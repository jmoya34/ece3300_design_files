==> flow/design.v <==
`timescale 1ns / 1ps
module mux2x1_Ninput#(parameter SIZE = 4)                
    (                                               
    input  mux2x1_sel,         
    input [SIZE-1:0] mux2x1_i0,
    input [SIZE-1:0] mux2x1_i1,                    
    output [SIZE-1:0] mux2x1_p                              
    );                                              
    assign mux2x1_p = (mux2x1_sel) ? mux2x1_i1 : mux2x1_i0;   
endmodule      
`timescale 1ns / 1ps
module ucb(                                                                        	 
    input ucb_clk,                                                                 	 
    input ucb_rst,                                                                 	 
    input ucb_en,                                                                  	 
    output [3:0] ucb_out                                                           	 
    );                                                                             	 
    wire ucb_rst_out;                                                              	 
    wire ucb_temp_rst;                                                             	 
    assign ucb_temp_rst = (ucb_out[3] & !ucb_out[2] & !ucb_out[1] & ucb_out[0]);   	 
    or(ucb_rst_out, ucb_rst, ucb_temp_rst);                                        	 
    uch bcd (                                                                      	 
        .uch_clk(ucb_clk),                                                         	 
        .uch_rst(ucb_rst_out),                                                     	 
        .uch_en(ucb_en),                                                           	 
        .uch_out(ucb_out)                                                          	 
    );                                                                             	 
endmodule                                                                          	 
`timescale 1ns / 1ps
module uch(                              
    input uch_clk,                       
    input uch_rst,                       
    input uch_en,                        
    output reg [3:0] uch_out             
    );                                   
    always @(posedge uch_clk)            
    begin: uch_OP                        
        if (uch_rst)                     
            uch_out = 4'd0;              
        else                             
        begin: EN_ON                     
            if (uch_en)                  
                uch_out <= uch_out + 1;  
        end                              
    end                                  
endmodule                                
`timescale 1ns / 1ps
module upCounter
                (
                    input counter_mux_en,
                    input counter_mux_rst,
                    input counter_mux_clk,
                    input counter_mux_select,
                    output [3:0] counter_mux_led_out
                );
                assign counter_mux_sev_seg_output_off = 7'b1111111;
                assign counter_mux_sev_seg_output_an = 1'b0;
                wire [3:0] counter_mux_out_bcd;
                wire [3:0] counter_mux_out_hex;
                uch  hex_counter_up(
                    .uch_en(counter_mux_en),
                    .uch_rst(counter_mux_rst),
                    .uch_clk(counter_mux_clk),
                    .uch_out(counter_mux_out_hex)
                );
                ucb bcd_counter_up(
                    .ucb_en(counter_mux_en),
                    .ucb_rst(counter_mux_rst),
                    .ucb_clk(counter_mux_clk),
                    .ucb_out(counter_mux_out_bcd)
                );
                mux2x1_Ninput myMux(
                    .mux2x1_sel(counter_mux_select),
                    .mux2x1_i1(counter_mux_out_bcd),
                    .mux2x1_i0(counter_mux_out_hex), 
                    .mux2x1_p(counter_mux_led_out)
                );
endmodule
Step by step through the tools: upCounter
Tool output for the design above, in the order of the flow.
Lines are those of the file above, counted from 1.
Operators carry their Yosys type and port widths (W data, S select, Z words).
Cell names lack the library's common part.
Not given: n/a

set-up
  top = upCounter
  clock input = counter_mux_clk
  library = sky130hd
  corner = tt_025C_1v80

After elaboration
Counts by Yosys on the flattened word-level netlist (proc, flatten, opt, wreduce; memories kept). Register bits leave out memories and registers merged into their read ports (data or address); mux counts leave out enables and synchronous resets folded into registers. Print and check cells are left out. Cells with the same type and inputs are merged into one.

storage and ports
  output and inout bits = 4
  bits in registers = 8
  cells after elaboration = 11

cells by class
  bitwise gates (word level) = 4
  add/subtract/negate cells = 2
  reductions and logical operators = 2
  mux-type cells = 1

operators with widths
  cell                   number
  $add A4 B1 Y4 const B  2
  $mux W4                1
  $and A1 B1 Y1          3
  $logic_not A1 Y1       2
  $or A1 B1 Y1           1

Logic depth
Yosys ltp: most cells in a row. Word level: on the elaborated netlist, between registers, memories and ports. Mapped: between sequential cells and ports; inverters and the memories' decode and read muxes count.

depth
  word-level depth = 5
  ABC_AREA = 0
  depth in mapped cells = 4
  depth with buffers taken out = 4

Netlist
The flow's flattened synthesis, as Yosys stat reports it; memories are mapped. The netlist is that of the ABC_AREA named above (0 if unset); the other value can give another one.

mapped netlist
  cells in the netlist = 41
  buffer cells = 1
  mapped area = 400.4 µm²
  area of sequential cells = 160.2 µm²
  flip-flops = 8

cell types
  cell type  number  total area (µm²)
  dfxtp_1    8       160.154
  mux2_2     4       45.043
  nor2_1     7       26.275
  xnor2_1    3       26.275
  ha_1       2       25.024
  mux2i_1    2       20.019
  xor2_1     2       17.517
  buf_6      1       11.261
  and4b_1    1       10.01
  a31o_2     1       8.758
  a21boi_0   1       7.507
  inv_1      2       7.507
  nand2_1    2       7.507
  nand4_1    1       6.256
  nor2b_1    1       6.256
  a21oi_1    1       5.005
  o21ai_0    1       5.005
  o21ai_1    1       5.005

By module: a second synthesis without flattening, with its own total; a netlist apart from the flattened one above.

unflattened totals
  cells (unflattened synthesis) = 38
  area (unflattened synthesis) = 419.2 µm²

Each row is one instance without its submodules.

modules
  module         cells  times used  area (µm²)
  uch            16     2           178.9
  mux2x1_Ninput  4      1           45.0
  ucb            2      1           16.3
  upCounter      0      1           0.0

Timing after synthesis
Path of least setup slack by OpenSTA after synthesis, without wires, with an ideal clock, recovery checks aside; 20% of the period is set as input and as output delay. Where synthesis merged equal registers, the netlist keeps one of their names.

timing path post-synthesis
  kind = register -> register
  from = reg bcd_counter_up.bcd.uch_out[0]
  to = reg bcd_counter_up.bcd.uch_out[1]
  delay of the path = 0.896 ns
  library setup time = 0.114 ns
  stages on the path = 4
  data required time = 0.776 ns
  slack = -0.006 ns
  time at the first pin = 0.000 ns
  arrival = 0.782 ns
  period = 0.89 ns
  path buffers = 0
  synthesis period reached = 0.896 ns

"delay of the path" = arrival - input delay + setup time.
"stages on the path" counts driving pins, that of a launching flip-flop among them; a cell with two outputs on the path counts twice.
"synthesis period reached" = period - worst setup slack (recovery checks aside). The figure is calculated, with input and output delays left at 20% of the set period.
Between the ends stands the longest chain of elaborated cells between them, by number of cells; it is not shown to be the way that was timed. Of several equally long chains one is given.
Each line given opens the expression or statement behind the cell; cells for indexed reads and writes are added by Yosys, which also makes memories of some case tables.

on the way, post-synthesis
  cells stage by stage = dfxtp_1 ha_1 mux2i_1 nor2_1
  length of the longest elaborated chain = 2

ends and longest elaborated chain, post-synthesis
  element          RTL line  RTL
  start, declared  34        output reg [3:0] uch_out
  start, assigned  39        uch_out = 4'd0;
  start, assigned  43        uch_out <= uch_out + 1;
  $and A1 B1 Y1    20        assign ucb_temp_rst = (ucb_out[3] & !ucb_out[2] & !ucb_out[1] & ucb_out[0]);
  $or A1 B1 Y1     21        or(ucb_rst_out, ucb_rst, ucb_temp_rst);
  end, assigned    39
  end, assigned    43
  end, declared    34

Worst path after layout
From the final timing report of run A: the path of least setup slack in the routed layout; clock arrival at registers is part of the times.

timing path after layout
  kind = register -> output
  from = reg hex_counter_up.uch_out[3]
  to = out counter_mux_led_out[3]
  path buffers = 1
  stages on the path = 3
  arrival = 0.96 ns
  data required time = 0.94 ns
  slack = -0.02 ns
  output delay = 0.24 ns
  time at the first pin = 0.26 ns
  period = 1.18 ns

Between the ends stands the longest chain of elaborated cells between them, by number of cells; it is not shown to be the way that was timed. Of several equally long chains one is given.

on the way, after layout
  cells stage by stage = dfxtp_2 mux2_4 buf_6
  length of the longest elaborated chain = 1

ends and longest elaborated chain, after layout
  element          RTL line  RTL
  start, declared  34        output reg [3:0] uch_out
  start, assigned  39        uch_out = 4'd0;
  start, assigned  43        uch_out <= uch_out + 1;
  $mux W4          9         assign mux2x1_p = (mux2x1_sel) ? mux2x1_i1 : mux2x1_i0;
  end, declared    54        output [3:0] counter_mux_led_out

Module upCounter, platform sky130hd: 2 stored runs of the flow (Yosys, OpenROAD) with differing settings, in no particular order. Input and output delays are each 20% of the period that was set; the output load is 0.01 pF.
"achieved clock period (ns)" means the clock period less the worst setup slack. The figure is calculated, with input and output delays left at 20% of the set period.
"worst setup path time (ns)": the worst setup path's part of the clock period (all of it between registers, 20% less for each end at a port) less its slack. A launch clock that arrives late makes it longer, a capture clock that arrives late makes it shorter.
"finish__power__total" is the tool's figure for a default switching activity; nothing was simulated.

settings of run A
{
  "period_ns": 1.18,
  "CORE_UTILIZATION": 19,
  "SETUP_SLACK_MARGIN": 0.03,
  "PLACE_DENSITY_LB_ADDON": 0.11,
  "CORE_MARGIN": 6,
  "CELL_PAD_IN_SITES_DETAIL_PLACEMENT": 0,
  "TNS_END_PERCENT": 50,
  "CAP_MARGIN": 20,
  "SLEW_MARGIN": 20
}
report of run A
yosys chip area after synthesis (um^2): 400.4
finish__design__die__area: 3353.0
finish__design__instance__area__stdcell: 626.9
finish__design__instance__utilization: 0.3195
finish__timing__setup__ws: -0.016
finish__timing__setup__tns: -0.059
finish__timing__hold__ws: 0.583
finish__power__total: 6.526e-04
achieved clock period (ns): 1.196
worst setup path time (ns): 0.96
worst setup path kind: register -> output

settings of run B
{
  "period_ns": 1.06,
  "CAP_MARGIN": 20,
  "CORE_MARGIN": 2,
  "CORE_UTILIZATION": 40,
  "SLEW_MARGIN": 20
}
report of run B
yosys chip area after synthesis (um^2): 400.4
finish__design__die__area: 1269.8
finish__design__instance__area__stdcell: 636.9
finish__design__instance__utilization: 0.6805
finish__timing__setup__ws: -0.109
finish__timing__setup__tns: -0.418
finish__timing__hold__ws: 0.585
finish__power__total: 6.868e-04
achieved clock period (ns): 1.169
worst setup path time (ns): 0.96
worst setup path kind: register -> output
